==> flow/design.v <==
module IF(
  input init,
		  branch_en, 
		  CLK,
		  bSIGN,
      halt,
  input [ 8:0] bOFFSET,
  output logic[ 9:0] PC);
logic start_prog1 = 1;
logic start_prog2 = 0;
logic start_prog3 = 0;
always @(posedge CLK)
  if(init) begin
    PC <= 0;
    if(start_prog1) begin
      PC <= 0;
      start_prog1 <= 0;
      start_prog2 <= 1;
    end else if (start_prog2) begin
      PC <= 219;
      start_prog2 <= 0;
      start_prog3 <= 1;
    end else if (start_prog3) begin
      PC <= 686;
    end
  end else begin
	 if(branch_en) begin
	   if (bSIGN)
	     PC <= PC - bOFFSET;
		else
		  PC <= PC + bOFFSET;
	 end else
	   PC <= PC + 1;	      
  end
endmodule
== Tool chain data of IF ==
Tool output for the design above, in the order of the flow.
Line numbers count from 1 in the design file above.
Operators: Yosys type, input widths -> output width; for muxes data width and select width s.
Cell names lack the library's common part.
Not given: --

* Design top: IF
* Clock port: CLK
* Library: sky130hd
* Timing corner: tt_025C_1v80

== Elaborated design ==
Counts by Yosys on the flattened word-level netlist (proc, flatten, opt, wreduce; memories kept). Register bits leave out memories and registers merged into their read ports (data or address); mux counts leave out enables and synchronous resets folded into registers. Print and check cells are left out. Cells with the same type and inputs are merged into one.

* Bits in registers: 13
* Bits of input ports: 14
* Output and inout bits: 10
* Word-level cells: 15

* Add/subtract/negate cells: 3
* Multiplexer cells: 6
* Bitwise operators: 1
* Reductions and logical operators: 1

{| class="wikitable"
|+ Operators with widths
! cell !! number
|-
| $mux 10 || 6
|-
| $add 10x1->10 const B || 1
|-
| $add 10x9->10 || 1
|-
| $sub 10x9->10 || 1
|-
| $reduce_and 3->1 || 1
|-
| $not 1->1 || 1
|}

== Logic depth ==
Longest topological path by Yosys (ltp), each cell counted once; first at word level (registers and memories cut), then after technology mapping (sequential cells cut; the memories' decode and read muxes count).

* Word-level depth: 4
* ABC_AREA: 0
* Mapped depth: 11
* Mapped depth without buffers: 11

== Synthesis result ==
Yosys stat after the flow's synthesis: flattened, memories mapped to cells. It holds for the ABC_AREA given above (unset counts as 0); a run with the other value may have another netlist.

{| class="wikitable"
|+ Cells by type
! cell !! number !! total area (um2)
|-
| dfxtp_1 || 10 || 200.192
|-
| ha_1 || 10 || 125.12
|-
| edfxtp_1 || 3 || 90.086
|-
| xor2_1 || 7 || 61.309
|-
| a21oi_1 || 12 || 60.058
|-
| nor2_1 || 16 || 60.058
|-
| inv_1 || 14 || 52.55
|-
| o21ai_0 || 9 || 45.043
|-
| xnor2_1 || 4 || 35.034
|-
| a31oi_1 || 4 || 25.024
|-
| nor3_1 || 5 || 25.024
|-
| a21o_1 || 3 || 22.522
|-
| nand2_1 || 6 || 22.522
|-
| nor4_4 || 1 || 21.27
|-
| fa_1 || 1 || 20.019
|-
| a211oi_1 || 2 || 15.014
|-
| o211ai_1 || 2 || 15.014
|-
| o31ai_1 || 2 || 15.014
|}

Other cell types: 16; their cells: 19.

* Standard cells after synthesis: 130
* Cell area after synthesis: 0.0010372 mm2
* Area of sequential cells: 0.0002903 mm2
* Mapped flip-flops: 13
* Buffers: 2

== Worst setup path after synthesis ==
OpenSTA on the mapped netlist: ideal clock, no wires. The path of least setup slack (recovery checks aside). Input and output delay are each 20% of the period. Register names are those of the netlist, which keeps one name where synthesis merged equal registers.

* Path kind: in2reg
* From: in bOFFSET[0]
* To: reg PC[9]
* Clock period: 2.48 ns
* Input delay: 0.496 ns
* Setup time: 0.074 ns
* Launch time at the first pin: 0.496 ns
* Arrival: 2.516 ns
* Path slack: -0.111 ns
* Path delay: 2.094 ns
* Stages: 10
* Period reached after synthesis: 2.591 ns

"path delay" = arrival - input delay + setup time.
"stages" counts driving pins, that of a launching flip-flop among them; a cell with two outputs on the path counts twice.
"period reached after synthesis" = period - worst setup slack (recovery checks aside). The figure is calculated, with input and output delays left at 20% of the set period.
The rows between start and end are the longest chain of elaborated cells between them; the timing report does not say that the signal goes this way. Where chains are equally long, one stands for them.
Each line given opens the expression or statement behind the cell; cells for indexed reads and writes are added by Yosys, which also makes memories of some case tables.
A register here has more assigning lines than the two given.

* Path through: inv_1 -> ha_1 -> nor2b_1 -> a211oi_1 -> ha_1 -> nor2b_1 -> o2111ai_1 -> a211oi_1 -> or3_1 -> a31oi_1
* Cells in the longest elaborated chain: 4
* Elaborated cells between the ends (all ways): 5
* RTL lines with such cells: 5

{| class="wikitable"
|+ Ends and longest elaborated chain, post-synthesis
! item !! RTL line !! RTL
|-
| from (decl) || 7 || <nowiki>input [ 8:0] bOFFSET,</nowiki>
|-
| $add 10x9->10 || 31 || <nowiki>PC <= PC + bOFFSET;</nowiki>
|-
| $mux 10 || 28 || <nowiki>if (bSIGN)</nowiki>
|-
| $mux 10 || 27 || <nowiki>if(branch_en) begin</nowiki>
|-
| $mux 10 || 13 || <nowiki>if(init) begin</nowiki>
|-
| to (assign) || 29 || <nowiki>PC <= PC - bOFFSET;</nowiki>
|-
| to (assign) || 31 ||
|-
| to (decl) || 8 || <nowiki>output logic[ 9:0] PC);</nowiki>
|}

== Path in the finished layout ==
Path of least setup slack in the final report of flow run 1 (OpenROAD, finished layout, wires in). Where an end is a register, its clock arrival counts in the times.

* Path kind: in2reg
* From: in bOFFSET[1]
* To: reg PC[8]
* Clock period: 2.08 ns
* Input delay: 0.42 ns
* Setup time: 0.06 ns
* Launch time at the first pin: 0.42 ns
* Arrival: 2.41 ns
* Path slack: -0.11 ns
* Stages: 12

The rows between start and end are the longest chain of elaborated cells between them; the timing report does not say that the signal goes this way. Where chains are equally long, one stands for them.
A register here has more assigning lines than the two given.

* Path through: buf_12 -> inv_12 -> ha_4 -> nor2b_4 -> a211oi_2 -> buf_4 -> fa_2 -> a21o_1 -> a21o_1 -> a2111oi_2 -> o211ai_1 -> a21oi_1
* Cells in the longest elaborated chain: 4
* Elaborated cells between the ends (all ways): 5
* RTL lines with such cells: 5

{| class="wikitable"
|+ Ends and longest elaborated chain, after layout
! item !! RTL line !! RTL
|-
| from (decl) || 7 || <nowiki>input [ 8:0] bOFFSET,</nowiki>
|-
| $add 10x9->10 || 31 || <nowiki>PC <= PC + bOFFSET;</nowiki>
|-
| $mux 10 || 28 || <nowiki>if (bSIGN)</nowiki>
|-
| $mux 10 || 27 || <nowiki>if(branch_en) begin</nowiki>
|-
| $mux 10 || 13 || <nowiki>if(init) begin</nowiki>
|-
| to (assign) || 29 || <nowiki>PC <= PC - bOFFSET;</nowiki>
|-
| to (assign) || 31 ||
|-
| to (decl) || 8 || <nowiki>output logic[ 9:0] PC);</nowiki>
|}

Appendix: measured runs

Design IF on sky130hd. What follows are 2 stored runs of the flow, each under its own settings; their order means nothing. The constraints put input and output delay at 20% of the set period each and load the outputs with 0.01 pF.
By "achieved clock period" is meant the clock period of the run minus its worst setup slack. This is arithmetic on one report: input and output delays are still those of the set period (20% each).
"critical path time": the worst setup path's part of the clock period (all of it between registers, 20% less for each end at a port) less its slack. A launch clock that arrives late makes it longer, a capture clock that arrives late makes it shorter.
"total power of the final layout" is the tool's figure for a default switching activity; nothing was simulated.

=== Flow run 1 ===
{| class="wikitable"
! Setting !! Value
|-
| period_ns || 2.08
|-
| CAP_MARGIN || 20
|-
| CORE_MARGIN || 2
|-
| CORE_UTILIZATION || 40
|-
| SLEW_MARGIN || 20
|-
! Result !! Value
|-
| Post-synthesis cell area || 0.0010372 mm2
|-
| Post-route setup TNS || -0.231 ns
|-
| Setup slack of the worst path || -0.110 ns
|-
| Final design utilization || 74.9%
|-
| Achieved clock period || 2.190 ns
|-
| Area inside the die boundary || 0.0030162 mm2
|-
| Total power of the final layout || 1.453 mW
|-
| Critical path time || 1.77 ns
|-
| Worst setup path kind || in2reg
|-
| Standard-cell area of the final layout || 0.0018568 mm2
|-
| Worst hold slack after layout || 0.504 ns
|}

=== Flow run 2 ===
{| class="wikitable"
! Setting !! Value
|-
| period_ns || 2.66
|-
| CORE_UTILIZATION || 25
|-
| PLACE_DENSITY || 0.73
|-
| CORE_MARGIN || 7
|-
| CTS_CLUSTER_DIAMETER || 71
|-
| SLEW_MARGIN || 20
|-
| MIN_ROUTING_LAYER || met1
|-
| MAX_ROUTING_LAYER || met4
|-
| CAP_MARGIN || 20
|-
! Result !! Value
|-
| Critical path time || 1.94 ns
|-
| Worst setup path kind || in2reg
|-
| Area inside the die boundary || 0.0061481 mm2
|-
| Standard-cell area of the final layout || 0.0016541 mm2
|-
| Final design utilization || 41.4%
|-
| Total power of the final layout || 1.039 mW
|-
| Worst hold slack after layout || 0.486 ns
|-
| Post-synthesis cell area || 0.0010372 mm2
|-
| Post-route setup TNS || 0.000 ns
|-
| Achieved clock period || 2.473 ns
|-
| Setup slack of the worst path || 0.187 ns
|}
