==> flow/design.v <==
import definitions::*;   
module reg_file #(parameter W=8, D=4)(		  
  input           CLK,
                  write_en,
						T,        
						reset,
  input  [ D-1:0] raddrA,	 
                  raddrB,	 
						OP,       
  input  [ W-1:0] data_in,
  output [ W-1:0] data_outA,
  output logic [W-1:0] data_outB
    );
logic [W-1:0] registers[2**D];	   
assign      data_outA = registers[raddrA];	               
always_comb data_outB = registers[raddrB];                 
always_ff @ (posedge CLK) begin
  if (write_en && ((OP == kGST && T) || (OP == kLRS) || (OP == kLDS))) begin 
    registers[raddrA] <= data_in;
  end else if (write_en)											                     
    registers[raddrB] <= data_in;                                       
  if (reset) begin
    registers[0] <= 0;
	 registers[1] <= 0;
	 registers[2] <= 0;
	 registers[3] <= 0;
	 registers[4] <= 0;
	 registers[5] <= 0;
	 registers[6] <= 0;
	 registers[7] <= 0;
	 registers[8] <= 0;
	 registers[9] <= 0;
	 registers[10] <= 0;
	 registers[11] <= 0;
	 registers[12] <= 0;
	 registers[13] <= 0;
	 registers[14] <= 0;
	 registers[15] <= 0;
  end
end
endmodule
## From RTL to reports: reg_file

The steps from the RTL of reg_file to its reports follow in flow order.
Lines are those of the file above, counted from 1.
Operators carry their Yosys type and port widths (W data, S select, Z words).
Cell names lack the library's common part.
A cell with n/a has no value.

| set-up | value |
|---|---|
| top module | reg_file |
| clock | CLK |
| cell library | sky130hd |
| corner | tt_025C_1v80 |

## Elaborated design

Yosys after proc, flatten, opt, wreduce and memory -nomap, before mapping. Enables and synchronous resets that opt folds into registers are not counted as muxes. Memory bits, and registers merged into a memory's read port (data or address), are not among the register bits. Print and check cells are not counted. Equal cells are merged and count once.
Yosys's memory passes give these memory sizes; they may raise the number of words (mostly to a power of two), join words into wider ones and drop unused or constant bits.

| operators by class | value |
|---|---|
| shift-type cells | 0 |
| div/mod/pow operators | 0 |
| equality and inequality tests | 3 |
| multiplexer cells | 13 |
| reductions and logical operators | 5 |
| $mul | 0 |
| $lt $le $gt $ge | 0 |
| bitwise gates (word level) | 0 |
| add/sub/neg operators | 0 |

Operators with widths:

| cell | number |
|---|---|
| $mux W8 | 4 |
| $mux W4 | 4 |
| $eq A4 B1 Y1 | 3 |
| $reduce_or A8 Y1 | 1 |
| $mux W1 | 5 |
| $logic_and A1 B1 Y1 | 2 |
| $logic_or A1 B1 Y1 | 2 |

| storage and ports | value |
|---|---|
| memory cells | 1 |
| input port bits | 24 |
| output and inout port bits | 16 |
| latch bits | 0 |
| memory bits (read-only) | 0 |
| bits in writable memories | 128 |
| register bits | 0 |
| elaborated cells | 22 |

Memories:

| memory | words | width | line | RTL |
|---|---|---|---|---|
| registers | 16 | 8 | 14 | `logic [W-1:0] registers[2**D];` |

## Depth

Depth = most cells in a row (Yosys ltp): at word level without a register or memory, in the mapped netlist without a sequential cell, where the memories' decode and read muxes count.

| logic depth | value |
|---|---|
| depth after elaboration | 8 |
| ABC_AREA | 1 |
| gate-level depth with buffers | 10 |

## After synthesis

Source: synth_stat.txt of the flow (Yosys; design flattened, memories mapped). It holds for the ABC_AREA given above (unset counts as 0); a run with the other value may have another netlist.

| mapped netlist | value |
|---|---|
| cell count | 1242 |
| mapped area | 7822.5 um^2 |
| flip-flop cells | 128 |

Cells by type:

| cell type | number | area in all (um^2) |
|---|---|---|
| dfxtp_1 | 128 | 2.56E+03 |
| nand3_1 | 205 | 1.03E+03 |
| a21oi_1 | 196 | 980.941 |
| nand2_1 | 206 | 773.242 |
| nor2_1 | 138 | 517.997 |
| o211ai_1 | 64 | 480.461 |
| o21ai_0 | 86 | 430.413 |
| buf_2 | 70 | 350.336 |
| inv_1 | 75 | 281.52 |
| clkbuf_1 | 29 | 108.854 |
| buf_1 | 21 | 78.826 |
| nor2_4 | 6 | 67.565 |
| nor2_8 | 2 | 40.038 |
| nand2_2 | 6 | 37.536 |
| nand3_4 | 2 | 35.034 |
| nand2_4 | 2 | 22.522 |
| inv_2 | 4 | 15.014 |
| nand3b_1 | 1 | 7.507 |
| nor2_2 | 1 | 6.256 |

## Path before layout

Path of least setup slack by OpenSTA after synthesis, without wires, with an ideal clock, recovery checks aside; 20% of the period is set as input and as output delay. Where synthesis merged equal registers, the netlist keeps one of their names.

| timing post-synthesis | value |
|---|---|
| path type | in2out |
| from | input raddrB[0] |
| to | output data_outB[1] |
| external input delay | 0.706 ns |
| arrival | 1.651 ns |
| stages on the path | 6 |
| path buffers | 3 |
| period | 3.53 ns |
| launch time at the first pin | 0.706 ns |
| path delay | 0.945 ns |
| setup slack | 1.173 ns |
| period reached after synthesis | 2.357 ns |

"path delay" = arrival - input delay + setup time.
At an output port there is no setup time.
"stages on the path": output pins that drive a net of the path, with the launching flip-flop's if there is one; two outputs of one cell count as two.
"period reached after synthesis" is the clock period less the worst setup slack; recovery checks do not enter. This is arithmetic on one report: input and output delays are still those of the set period (20% each).
Between the ends stands the longest chain of elaborated cells between them, by number of cells; it is not shown to be the way that was timed. Of several equally long chains one is given.
A line is the first line of the expression or statement that the cell stems from. Yosys adds cells for indexed reads and writes and turns some case tables into memories.
A memory read counts as a cell of the chain, while the word-level depth stops at memories.

| on the way, post-synthesis | value |
|---|---|
| path through | buf_2 buf_2 clkbuf_1 a21oi_1 o211ai_1 nand2_1 |
| length of the longest elaborated chain | 1 |
| elaborated cells on any way between the ends | 1 |
| RTL lines with such cells | 1 |
| those cells by class | memory: 1 |

Ends and longest elaborated chain, post-synthesis:

| item | line | RTL |
|---|---|---|
| from (decl) | 8 | `raddrB,` |
| $mem_v2 Z16 W8 | 14 | `logic [W-1:0] registers[2**D];` |
| to (decl) | 12 | `output logic [W-1:0] data_outB` |

## Timing after layout

Path of least setup slack in the final report of run 1 (OpenROAD, finished layout, wires in). Where an end is a register, its clock arrival counts in the times.

| timing after layout | value |
|---|---|
| path type | reg2out |
| from | memory registers[13][6] |
| to | output data_outA[6] |
| period | 2.08 ns |
| arrival | 1.56 ns |
| path buffers | 1 |
| setup slack | 0.10 ns |
| stages on the path | 8 |
| launch time at the first pin | 0.43 ns |

Between the ends stands the longest chain of elaborated cells between them, by number of cells; it is not shown to be the way that was timed. Of several equally long chains one is given.
A memory read counts as a cell of the chain, while the word-level depth stops at memories.

| on the way, after layout | value |
|---|---|
| path through | dfxtp_2 inv_2 a21oi_2 o21ai_1 o211ai_1 o211ai_1 nand2_1 buf_2 |
| length of the longest elaborated chain | 1 |
| elaborated cells on any way between the ends | 1 |
| RTL lines with such cells | 1 |
| those cells by class | memory: 1 |

Ends and longest elaborated chain, after layout:

| item | line | RTL |
|---|---|---|
| from (decl) | 14 | `logic [W-1:0] registers[2**D];` |
| $mem_v2 Z16 W8 | 14 |  |
| to (decl) | 11 | `output [ W-1:0] data_outA,` |

Data sheet: physical implementation of reg_file

Module reg_file, platform sky130hd: 2 stored runs of the flow (Yosys, OpenROAD) with differing settings, in no particular order. Input and output delays are each 20% of the period that was set; the output load is 0.01 pF.
"period reached" means the clock period less the worst setup slack. The figure is calculated, with input and output delays left at 20% of the set period.
"worst path time" = time allowed to the worst setup path (clock period - input delay - output delay, where it has them) - its slack; a late launch clock adds to it, a late capture clock takes from it.
"power" is the tool's figure for a default switching activity; nothing was simulated.
A setting shown as -- is not set for that run.

| item | run 1 | run 2 |
|---|---|---|
| period_ns | 2.08 | 3.87 |
| CORE_UTILIZATION | 37 | 36 |
| SETUP_SLACK_MARGIN | 0.08 | -0.05 |
| PLACE_DENSITY_LB_ADDON | 0.17 | 0.23 |
| CORE_MARGIN | 2 | 2 |
| ABC_AREA | 1 | 0 |
| CTS_CLUSTER_SIZE | 49 | 59 |
| CTS_CLUSTER_DIAMETER | 208 | 277 |
| CAP_MARGIN | 15 | 20 |
| SLEW_MARGIN | 20 | 30 |
| CORE_ASPECT_RATIO | -- | 0.6 |
| MIN_ROUTING_LAYER | -- | met1 |
| worst path time (ns) | 1.56 | 2.10 |
| worst setup path kind | reg2out | in2out |
| total negative slack on setup checks (ns) | 0.000 | 0.000 |
| period reached (ns) | 1.979 | 3.648 |
| worst hold slack in the final report (ns) | 0.477 | 0.491 |
| Yosys chip area after synthesis (um^2) | 7822.5 | 7418.4 |
| power (µW) | 7477 | 3502 |
| standard-cell area of the final layout (um^2) | 9758.1 | 8816.0 |
| overall die area (um^2) | 22320.4 | 21808.7 |
| lowest setup slack (ns) | 0.101 | 0.222 |
| utilization after routing | 0.467 | 0.438 |
